==> flow/design.v <==
module ALU_8_BIT (
    input in_clk,
    input in_wdt_rst,
    input [4:0] alu_sel,
    input signed [7:0] in_1,  
    input signed [7:0] in_2,  
    input in_carry,
    output reg signed [7:0] out_alu,  
    output reg zero_flag,
    output reg sign_flag,
    output reg parity_flag,
    output reg overflow_flag,
    output reg carry_flag,
    output reg Auxiliary_Carry_flag
);
parameter in_clock_frequency = 5_000_000;  
parameter wdt_timeout_period = 10_000;      
parameter max_count_value = (in_clock_frequency / 1_000_000) * wdt_timeout_period;  
reg [31:0] count_value;
reg out_alu_rst;
reg signed [7:0] Accumulator_reg;  
always @(posedge in_clk or posedge in_wdt_rst)
begin
    if (in_wdt_rst) begin
        count_value = 32'b0;
        out_alu = 8'b0;
        Accumulator_reg = 8'b0;
        out_alu_rst = 1'b0;
    end else if (count_value >= max_count_value) begin
        out_alu_rst = 1'b1;
        count_value = 32'b0;
    end else begin
        count_value = count_value + 1;
    end
end
always @(alu_sel, in_1, in_2, in_carry, out_alu_rst)
begin
    if (out_alu_rst == 1'b0) begin
        case (alu_sel)
            5'b00000: Accumulator_reg = in_1 + in_2;                 
            5'b00001: Accumulator_reg = in_1 + in_2 + in_carry;      
            5'b00010: Accumulator_reg = in_1 - in_2;                 
            5'b00011: Accumulator_reg = in_1 * in_2;                 
            5'b00100: Accumulator_reg = in_1 / in_2;                 
            5'b00101: Accumulator_reg = in_1 % in_2;                 
            5'b00110: Accumulator_reg = in_1 & in_2;                 
            5'b00111: Accumulator_reg = in_1 | in_2;                 
            5'b01000: Accumulator_reg = in_1 ^ in_2;                 
            5'b01001: Accumulator_reg = ~(in_1 | in_2);              
            5'b01100: Accumulator_reg = in_1 << in_2;                
            5'b01101: Accumulator_reg = in_1 >> in_2;                
            5'b01110: Accumulator_reg = in_1 >>> in_2;               
            5'b01111: Accumulator_reg = (in_1 == in_2) ? 1 : 0;      
            5'b10000: Accumulator_reg = (in_1 < in_2) ? 1 : 0;       
            5'b10001: Accumulator_reg = (in_1 > in_2) ? 1 : 0;       
            5'b10010: Accumulator_reg = (in_1 <= in_2) ? 1 : 0;      
            5'b10011: Accumulator_reg = (in_1 >= in_2) ? 1 : 0;      
            5'b10100: Accumulator_reg = ~in_1;                       
            5'b10101: Accumulator_reg = in_1;                        
            5'b10110: Accumulator_reg = in_2;                        
            default: Accumulator_reg = 0;                            
        endcase
        out_alu = Accumulator_reg;
      zero_flag = (Accumulator_reg == 8'b0) ? 1'b1 : 1'b0;
      sign_flag = (Accumulator_reg[7] == 1'b1) ? 1'b1 : 1'b0;                        
      parity_flag = ~^Accumulator_reg;                                               
      overflow_flag = (alu_sel == 5'b00000 || alu_sel == 5'b00010) &&                
                      ((in_1[7] == in_2[7]) && (Accumulator_reg[7] != in_1[7]));
      carry_flag = (alu_sel == 5'b00000 || alu_sel == 5'b00010) && 
                   (Accumulator_reg > 8'b1111_1111);                                 
    end else begin
        zero_flag = 1'b0;
        sign_flag = 1'b0;
        parity_flag = 1'b0;
        carry_flag = 1'b0;
        Auxiliary_Carry_flag = 1'b0;
        overflow_flag = 1'b0;
        out_alu = 8'b0;
    end
end
endmodule
### From RTL to reports: ALU_8_BIT

The steps from the RTL of ALU_8_BIT to its reports follow in flow order.
Line numbers count from 1 in the design file above.
Not given: n/a

| set-up | value |
|---|---|
| design top | ALU_8_BIT |
| clock | in_clk |
| cell library | sky130hd |
| corner | tt_025C_1v80 |

### Elaborated design

Counts by Yosys on the flattened word-level netlist (proc, flatten, opt, wreduce; memories kept). Register bits leave out memories and registers merged into their read ports (data or address); mux counts leave out enables and synchronous resets folded into registers. Print and check cells are left out.

| storage and ports | value |
|---|---|
| cells after elaboration | 68 |
| output and inout port bits | 14 |
| register bits | 33 |

| cells by class | value |
|---|---|
| mux-type cells | 14 |
| multiply operators | 1 |
| div/mod/pow operators | 2 |
| reductions and logical operators | 7 |
| bitwise logic cells | 5 |
| shift-type cells | 3 |
| eq/ne operators | 23 |
| add/subtract/negate cells | 5 |
| $lt $le $gt $ge | 6 |

Operators with widths:

| kind | count |
|---|---|
| 8-bit case mux with 21-bit select | 1 |
| 8-bit by 8-bit divider with 8-bit output | 1 |
| 8-bit by 8-bit modulo with 8-bit output | 1 |
| 8-bit by 8-bit multiplier with 8-bit output | 1 |
| 5-bit == test with constant B | 7 |
| 32-bit by 1-bit adder with 32-bit output with constant B | 1 |
| 32-bit by 16-bit >= comparator with 1-bit output with constant B | 1 |
| 32-bit two-way mux | 1 |
| 5-bit by 4-bit == test with 1-bit output with constant B | 6 |
| 5-bit by 3-bit == test with 1-bit output with constant B | 4 |
| 8-bit adder | 2 |
| 8-bit NOT | 2 |
| 1-bit two-way mux | 12 |
| 5-bit by 2-bit == test with 1-bit output with constant B | 2 |
| 8-bit by 1-bit adder with 8-bit output | 1 |
| 8-bit subtractor | 1 |
| 8-bit >= comparator | 1 |
| 8-bit greater-than comparator | 1 |
| 8-bit less-or-equal comparator | 1 |
| 8-bit < comparator | 1 |
| 8-bit greater-than comparator with constant B | 1 |
| 8-bit == test | 1 |
| 8-bit bitwise AND | 1 |
| 8-bit bitwise OR | 1 |
| 8-bit bitwise XOR | 1 |
| 8-bit by 8-bit left shift with 8-bit output | 1 |
| 8-bit by 8-bit >> shifter with 8-bit output | 1 |
| 8-bit by 8-bit >>> shifter with 8-bit output | 1 |

Other operator kinds: 8; their cells: 10.

### Logic depth

Longest topological path by Yosys (ltp), each cell counted once; first at word level (registers and memories cut), then after technology mapping (sequential cells cut; the memories' decode and read muxes count).

| depth | value |
|---|---|
| word-level depth | 7 |
| ABC_AREA | 1 |
| gate-level depth with buffers | 93 |
| mapped depth without buffers | 91 |

### Synthesis result

The flow's flattened synthesis, as Yosys stat reports it; memories are mapped. The netlist is that of the ABC_AREA named above (0 if unset); the other value can give another one.
Totals and module areas in this step are rounded.

| mapped netlist | value |
|---|---|
| flip-flop cells | 33 |
| buffers | 38 |
| mapped cells | 1,159 |
| cell area after synthesis | 7,400 µm² |

Cell types:

| type | count | area in all (µm²) |
|---|---|---|
| sky130_fd_sc_hd__ha_1 | 88 | 1.1E+03 |
| sky130_fd_sc_hd__nand2_1 | 243 | 912.125 |
| sky130_fd_sc_hd__dfrtp_1 | 33 | 825.792 |
| sky130_fd_sc_hd__inv_1 | 197 | 739.459 |
| sky130_fd_sc_hd__nor2_1 | 109 | 409.142 |
| sky130_fd_sc_hd__nand3_1 | 80 | 400.384 |
| sky130_fd_sc_hd__fa_1 | 17 | 340.326 |
| sky130_fd_sc_hd__o21ai_0 | 67 | 335.322 |
| sky130_fd_sc_hd__xor2_1 | 38 | 332.819 |
| sky130_fd_sc_hd__a21oi_1 | 49 | 245.235 |
| sky130_fd_sc_hd__xnor2_1 | 15 | 131.376 |
| sky130_fd_sc_hd__nand3_2 | 12 | 120.115 |
| sky130_fd_sc_hd__buf_4 | 15 | 112.608 |
| sky130_fd_sc_hd__or2_2 | 14 | 87.584 |
| sky130_fd_sc_hd__nand2_2 | 13 | 81.328 |
| sky130_fd_sc_hd__nand4_1 | 12 | 75.072 |
| sky130_fd_sc_hd__a221oi_1 | 8 | 70.067 |
| sky130_fd_sc_hd__o22ai_1 | 11 | 68.816 |

Other cell types: 41; their cells: 138.

### Worst setup path after synthesis

OpenSTA on the mapped netlist: ideal clock, no wires. The path of least setup slack (recovery checks aside). Input and output delay are each 20% of the period. Register names are those of the netlist, which keeps one name where synthesis merged equal registers.

| timing path post-synthesis | value |
|---|---|
| path type | input port to output port |
| from | input in_2[0] |
| to | output parity_flag |
| launch time at the first pin | 5.580 ns |
| stages | 86 |
| required time | 22.320 ns |
| external output delay | 5.580 ns |
| period | 27.9 ns |
| slack | 5.696 ns |
| external input delay | 5.580 ns |
| path delay | 11.044 ns |
| arrival time | 16.624 ns |
| path buffers | 4 |
| synthesis period reached | 22.204 ns |

"path delay" = arrival - input delay + setup time.
A path that ends at an output port has no setup time.
"stages" counts driving pins, that of a launching flip-flop among them; a cell with two outputs on the path counts twice.
"synthesis period reached" = period - worst setup slack (recovery checks aside). The figure is calculated, with input and output delays left at 20% of the set period.

| between the ends, post-synthesis | value |
|---|---|
| path through | sky130_fd_sc_hd__clkbuf_2 > sky130_fd_sc_hd__inv_1 > sky130_fd_sc_hd__clkbuf_1 > sky130_fd_sc_hd__ha_1 > sky130_fd_sc_hd__nor2_1 > sky130_fd_sc_hd__nand2_1 > sky130_fd_sc_hd__nand2_1 > sky130_fd_sc_hd__nand3_1 > sky130_fd_sc_hd__nor2_1 > sky130_fd_sc_hd__o21ai_2 > sky130_fd_sc_hd__nand2_1 > sky130_fd_sc_hd__nand2_1 > sky130_fd_sc_hd__inv_1 > sky130_fd_sc_hd__ha_1 > sky130_fd_sc_hd__o21ai_0 > sky130_fd_sc_hd__nand2_1 > sky130_fd_sc_hd__nand3_4 > sky130_fd_sc_hd__nand2_1 > [50 not listed] > sky130_fd_sc_hd__inv_1 > sky130_fd_sc_hd__nor4_1 > sky130_fd_sc_hd__nand3_1 > sky130_fd_sc_hd__nand3_1 > sky130_fd_sc_hd__buf_6 > sky130_fd_sc_hd__nand2_1 > sky130_fd_sc_hd__o21ai_0 > sky130_fd_sc_hd__nand4_1 > sky130_fd_sc_hd__nor2_4 > sky130_fd_sc_hd__nand2_2 > sky130_fd_sc_hd__nand2_1 > sky130_fd_sc_hd__xnor2_1 > sky130_fd_sc_hd__a221oi_1 > sky130_fd_sc_hd__ha_1 > sky130_fd_sc_hd__xor2_1 > sky130_fd_sc_hd__nand3_1 > sky130_fd_sc_hd__nand2_1 > sky130_fd_sc_hd__nor2_1 |
| elaborated cells on any way between the ends | 27 |

RTL lines, path post-synthesis:

| item | RTL line | RTL |
|---|---|---|
| start: declaration | 6 | `input signed [7:0] in_2,` |
| end: declaration | 11 | `output reg parity_flag,` |

Chain of elaborated cells between the ends: none given.

### Path in the finished layout

Path of least setup slack in the final report of entry B (OpenROAD, finished layout, wires in). Where an end is a register, its clock arrival counts in the times.

| timing path after layout | value |
|---|---|
| path type | input port to output port |
| from | input in_1[1] |
| to | output parity_flag |
| required time | 13.76 ns |
| stages | 86 |
| path buffers | 6 |
| external output delay | 3.44 ns |
| slack | -0.38 ns |
| period | 17.2 ns |
| arrival time | 14.14 ns |
| external input delay | 3.44 ns |
| launch time at the first pin | 3.44 ns |

| between the ends, after layout | value |
|---|---|
| path through | sky130_fd_sc_hd__buf_6 > sky130_fd_sc_hd__nor2_4 > sky130_fd_sc_hd__nand3_4 > sky130_fd_sc_hd__nor4_4 > sky130_fd_sc_hd__ha_1 > sky130_fd_sc_hd__nand2_1 > sky130_fd_sc_hd__nor2_2 > sky130_fd_sc_hd__o21ai_2 > sky130_fd_sc_hd__nand2_1 > sky130_fd_sc_hd__nand2_1 > sky130_fd_sc_hd__inv_2 > sky130_fd_sc_hd__ha_4 > sky130_fd_sc_hd__o21ai_2 > sky130_fd_sc_hd__nand2_2 > sky130_fd_sc_hd__nand4_1 > sky130_fd_sc_hd__nand2_4 > sky130_fd_sc_hd__ha_4 > sky130_fd_sc_hd__inv_2 > [50 not listed] > sky130_fd_sc_hd__nor4_4 > sky130_fd_sc_hd__nand2_1 > sky130_fd_sc_hd__nand3_4 > sky130_fd_sc_hd__buf_8 > sky130_fd_sc_hd__nand2_4 > sky130_fd_sc_hd__o21ai_4 > sky130_fd_sc_hd__nand4_1 > sky130_fd_sc_hd__nor2_4 > sky130_fd_sc_hd__nand2_2 > sky130_fd_sc_hd__nand2_2 > sky130_fd_sc_hd__xnor2_2 > sky130_fd_sc_hd__a221oi_2 > sky130_fd_sc_hd__ha_1 > sky130_fd_sc_hd__xor2_2 > sky130_fd_sc_hd__nand3_1 > sky130_fd_sc_hd__nand2_1 > sky130_fd_sc_hd__nor2_1 > sky130_fd_sc_hd__buf_2 |
| elaborated cells on any way between the ends | 28 |

RTL lines, path after layout:

| item | RTL line | RTL |
|---|---|---|
| start: declaration | 5 | `input signed [7:0] in_1,` |
| end: declaration | 11 | `output reg parity_flag,` |

Chain of elaborated cells between the ends: none given.

==> runs of ALU_8_BIT <==
Record of 2 stored runs of the RTL-to-layout flow on ALU_8_BIT, platform sky130hd. The runs are unordered. Constraints: input delay and output delay 20% of the set period each, output load 0.01 pF.
By "achieved clock period" is meant the clock period of the run minus its worst setup slack. This is arithmetic on one report: input and output delays are still those of the set period (20% each).
By "allowed time less slack (worst setup path)" is meant the share of the clock period that the worst setup path is allowed (20% is reserved at inputs, 20% at outputs), minus its slack. Clock arrival times at its registers enter into it.
By "power consumption" is meant OpenSTA's value without simulated activity: inputs other than the clock are taken to toggle once in ten clock periods, and the tool carries that through the logic.
Results are given in rounded form.

## Entry A

==> flow/run.sh <==
#!/bin/bash
# the make line also repeats the synthesis and layout settings of config.mk as NAME=value (left out here)
make -C /OpenROAD-flow-scripts/flow DESIGN_CONFIG=/design/flow/config.mk WORK_HOME=/design/flow/orfs CLKGATE_MAP_FILE= finish
==> flow/config.mk <==
export PLATFORM = sky130hd
export DESIGN_NAME = ALU_8_BIT
export DESIGN_NICKNAME = ALU_8_BIT
export VERILOG_FILES = /design/flow/design.v
export SDC_FILE = /design/flow/constraint.sdc
export NUM_CORES = 4
export LEC_CHECK = 0
export CAP_MARGIN = 5
export CELL_PAD_IN_SITES_GLOBAL_PLACEMENT = 3
export CORE_MARGIN = 2
export CORE_UTILIZATION = 63
export CTS_CLUSTER_SIZE = 33
export GPL_ROUTABILITY_DRIVEN = 0
export GPL_TIMING_DRIVEN = 0
export PLACE_DENSITY_LB_ADDON = 0.21
export SLEW_MARGIN = 20
export TNS_END_PERCENT = 60
==> flow/constraint.sdc <==
create_clock -name core_clock -period 39.6 [get_ports {in_clk}]
set_input_delay 7.9200 -clock core_clock [delete_from_list [all_inputs] [get_ports {in_clk}]]
set_output_delay 7.9200 -clock core_clock [all_outputs]
set_load 0.01 [all_outputs]

Entry A: did not finish, placement stopped with FLW-0024

## Entry B

==> flow/run.sh <==
#!/bin/bash
# the make line also repeats the synthesis and layout settings of config.mk as NAME=value (left out here)
make -C /OpenROAD-flow-scripts/flow DESIGN_CONFIG=/design/flow/config.mk WORK_HOME=/design/flow/orfs CLKGATE_MAP_FILE= finish
==> flow/config.mk <==
export PLATFORM = sky130hd
export DESIGN_NAME = ALU_8_BIT
export DESIGN_NICKNAME = ALU_8_BIT
export VERILOG_FILES = /design/flow/design.v
export SDC_FILE = /design/flow/constraint.sdc
export NUM_CORES = 4
export LEC_CHECK = 0
export ABC_AREA = 1
export CAP_MARGIN = 20
export CELL_PAD_IN_SITES_GLOBAL_PLACEMENT = 1
export CORE_ASPECT_RATIO = 0.61
export CORE_MARGIN = 2
export CORE_UTILIZATION = 44
export CTS_CLUSTER_DIAMETER = 212
export CTS_CLUSTER_SIZE = 31
export GPL_TIMING_DRIVEN = 1
export MAX_ROUTING_LAYER = met4
export PLACE_DENSITY = 0.64
export SETUP_SLACK_MARGIN = -0.62
export SLEW_MARGIN = 20
export TNS_END_PERCENT = 100
==> flow/constraint.sdc <==
create_clock -name core_clock -period 17.2 [get_ports {in_clk}]
set_input_delay 3.4400 -clock core_clock [delete_from_list [all_inputs] [get_ports {in_clk}]]
set_output_delay 3.4400 -clock core_clock [all_outputs]
set_load 0.01 [all_outputs]

| result of entry B | value |
|---|---|
| mapped cell area after synthesis | 7,400 µm² |
| total die area | 17,900 µm² |
| standard-cell area after layout | 10,800 µm² |
| utilization in the final report | 0.666 |
| worst setup slack after layout | -0.381 ns |
| total negative slack on setup checks | -1.06 ns |
| worst hold slack after layout | 0.467 ns |
| power consumption | 1,300 µW |
| achieved clock period | 17.581 ns |
| allowed time less slack (worst setup path) | 10.70 ns |
| critical path kind | input port to output port |
